==> flow/design.v <==
package global_parameters;
    parameter PC_WIDTH = 64;
    parameter GLOBAL_HISTORY_WIDTH = 128;  
    parameter EFFECTIVE_HISTORY_WIDTH = 64;  
    parameter PATH_HISTORY_NUM_ENTRIES = 32; 
    parameter PATH_HISTORY_HASH_WIDTH = 8;  
    parameter NUM_TABLES = 4;  
    parameter PERCEPTRON_TABLE_NUM_ENTRIES = 2048;
    parameter PERCEPTRON_NUM_WEIGHTS = EFFECTIVE_HISTORY_WIDTH;  
    parameter PERCEPTRON_WEIGHT_WIDTH = 5;
    parameter BIAS_TABLE_NUM_ENTRIES = 1024;  
    parameter BIAS_WEIGHT_WIDTH = PERCEPTRON_WEIGHT_WIDTH;  
    parameter Y_OUT_WIDTH = 12;
    parameter THRESHOLD_WIDTH = 6;
endpackage
import global_parameters::*;
module global_history_register (
    input logic                              clk,
    input logic                              rst,
    input logic                              update_enable,
    input logic                              new_branch_outcome,  
    output logic [GLOBAL_HISTORY_WIDTH-1:0]  ghr_out
);
    logic [GLOBAL_HISTORY_WIDTH-1:0] ghr_reg;
    always_ff @(posedge clk or posedge rst) begin
        if(rst) begin
            ghr_reg <= '0;
        end else if (update_enable) begin
            ghr_reg <= {ghr_reg[GLOBAL_HISTORY_WIDTH-2:0], new_branch_outcome};
        end
    end
    assign ghr_out = ghr_reg;
endmodule
# ---- From RTL to reports: global_history_register
# The steps from the RTL of global_history_register to its reports follow in flow order.
# Line numbers count from 1 in the design file above.
# Cell names lack the library's common part.
# A cell with -- has no value.
dict set report inputs {
  top {global_history_register}
  clock {clk}
  lib {sky130hd}
  lib_corner {tt_025C_1v80}
}

# ---- After elaboration
# Yosys after proc, flatten, opt, wreduce and memory -nomap, before mapping. Enables and synchronous resets that opt folds into registers are not counted as muxes. Memory bits, and registers merged into a memory's read port (data or address), are not among the register bits. Print and check cells are not counted. Equal cells are merged and count once.
dict set report word_totals {
  reg_bits 128
  input_bits 4
  out_inout_bits 128
  elab_cells 1
}

# ---- Logic depth
# Longest topological path by Yosys (ltp), each cell counted once; first at word level (registers and memories cut), then after technology mapping (sequential cells cut; the memories' decode and read muxes count).
dict set report depth {
  depth_word 0
  abc_area 0
  ltp_mapped 3
  mapped_depth_nobuf 1
}

# ---- Mapped cells and area
# Source: synth_stat.txt of the flow (Yosys; design flattened, memories mapped). It holds for the ABC_AREA given above (unset counts as 0); a run with the other value may have another netlist.
# The area totals of this step are shown rounded.
dict set report synth_totals {
  mapped_cells 271
  synth_area_um2 4830
  seq_area_um2 3200
  flip_flops 128
  buf_cells 14
}
# cell n
set types {}
lappend types {dfrtp_1 128}
lappend types {mux2_2 128}
lappend types {clkbuf_8 8}
lappend types {buf_6 6}
lappend types {inv_1 1}

# ---- Path before layout
# Path of least setup slack by OpenSTA after synthesis, without wires, with an ideal clock, recovery checks aside; 20% of the period is set as input and as output delay. Where synthesis merged equal registers, the netlist keeps one of their names.
dict set report synth_timing {
  path_kind {input-to-reg}
  startpoint {input update_enable}
  endpoint {register ghr_reg[0]}
  clock_period_ps 1980
  input_delay_ps 396
  setup_time_ps 125
  arrival_ps 1009
  required_ps 1855
  slack_ps 846
  delay_ps 738
  path_stages 3
  synth_period_reached_ps 1134
}
# "delay_ps" is the arrival time less input delay plus setup time.
# "path_stages" counts driving pins, that of a launching flip-flop among them; a cell with two outputs on the path counts twice.
# "synth_period_reached_ps" = period - worst setup slack (recovery checks aside). The figure is calculated, with input and output delays left at 20% of the set period.
dict set report synth_via {
  path_cell_list {buf_6 clkbuf_8 mux2_2}
  elab_chain_cells 0
  cone_cells 0
}
# item line_no
set synth_rtl {}
lappend synth_rtl {{from (decl)} 20} ;# input logic                              update_enable,
lappend synth_rtl {{to (assign)} 27} ;# ghr_reg <= '0;
lappend synth_rtl {{to (assign)} 29} ;# ghr_reg <= {ghr_reg[GLOBAL_HISTORY_WIDTH-2:0], new_branch_outcome};
lappend synth_rtl {{to (decl)} 24} ;# logic [GLOBAL_HISTORY_WIDTH-1:0] ghr_reg;

# ---- Timing after layout
# Path of least setup slack in the final report of run A (OpenROAD, finished layout, wires in). Where an end is a register, its clock arrival counts in the times.
# The path's times are printed in steps of 10 ps; the period is the one set.
dict set report layout_timing {
  path_kind {reg-to-output}
  startpoint {register ghr_reg[120]}
  endpoint {output ghr_out[120]}
  clock_period_ps 613
  arrival_ps 980
  required_ps 490
  slack_ps -490
  path_stages 2
}
dict set report layout_via {
  path_cell_list {dfrtp_1 buf_2}
  elab_chain_cells 0
  cone_cells 0
}
# item line_no
set layout_rtl {}
lappend layout_rtl {{from (decl)} 24} ;# logic [GLOBAL_HISTORY_WIDTH-1:0] ghr_reg;
lappend layout_rtl {{from (assign)} 27} ;# ghr_reg <= '0;
lappend layout_rtl {{from (assign)} 29} ;# ghr_reg <= {ghr_reg[GLOBAL_HISTORY_WIDTH-2:0], new_branch_outcome};
lappend layout_rtl {{to (decl)} 22} ;# output logic [GLOBAL_HISTORY_WIDTH-1:0]  ghr_out

# Below are 2 stored runs of the flow (Yosys, OpenROAD; platform sky130hd) on global_history_register, each with its settings and what was measured, unordered. Constraints: input delay and output delay 20% of the set period each, output load 0.01 pF.
# "achieved_clock_period_ps": clock period set for the run, less the worst setup slack. It is reckoned from that one timing run; input and output delays stay at 20% of the period that was set.
# Results are given in rounded form.
run="run A" settings period_ns=0.613 CORE_UTILIZATION=42 SETUP_SLACK_MARGIN=-0.01 PLACE_DENSITY=0.65 CORE_ASPECT_RATIO=1.36 CORE_MARGIN=6 CELL_PAD_IN_SITES_GLOBAL_PLACEMENT=3 TNS_END_PERCENT=65 CTS_CLUSTER_SIZE=67 CAP_MARGIN=20 SLEW_MARGIN=20
run="run A" results achieved_clock_period_ps=1099 dieArea_um2=14200 stdcell_area_um2=8320 setup_worst_slack_ps=-486 synthArea_um2=4830 tns_ps=-96200 layout_utilization_pct=74.6
run="run B" settings period_ns=1.65 CORE_UTILIZATION=40 SETUP_SLACK_MARGIN=-0.13 PLACE_DENSITY_LB_ADDON=0.21 CORE_ASPECT_RATIO=0.96 TNS_END_PERCENT=70 CTS_CLUSTER_SIZE=29 CTS_CLUSTER_DIAMETER=276 CAP_MARGIN=20 CORE_MARGIN=2 SLEW_MARGIN=20
run="run B" results dieArea_um2=13000 tns_ps=-473 synthArea_um2=4830 stdcell_area_um2=6820 achieved_clock_period_ps=1683 layout_utilization_pct=57.5 setup_worst_slack_ps=-33
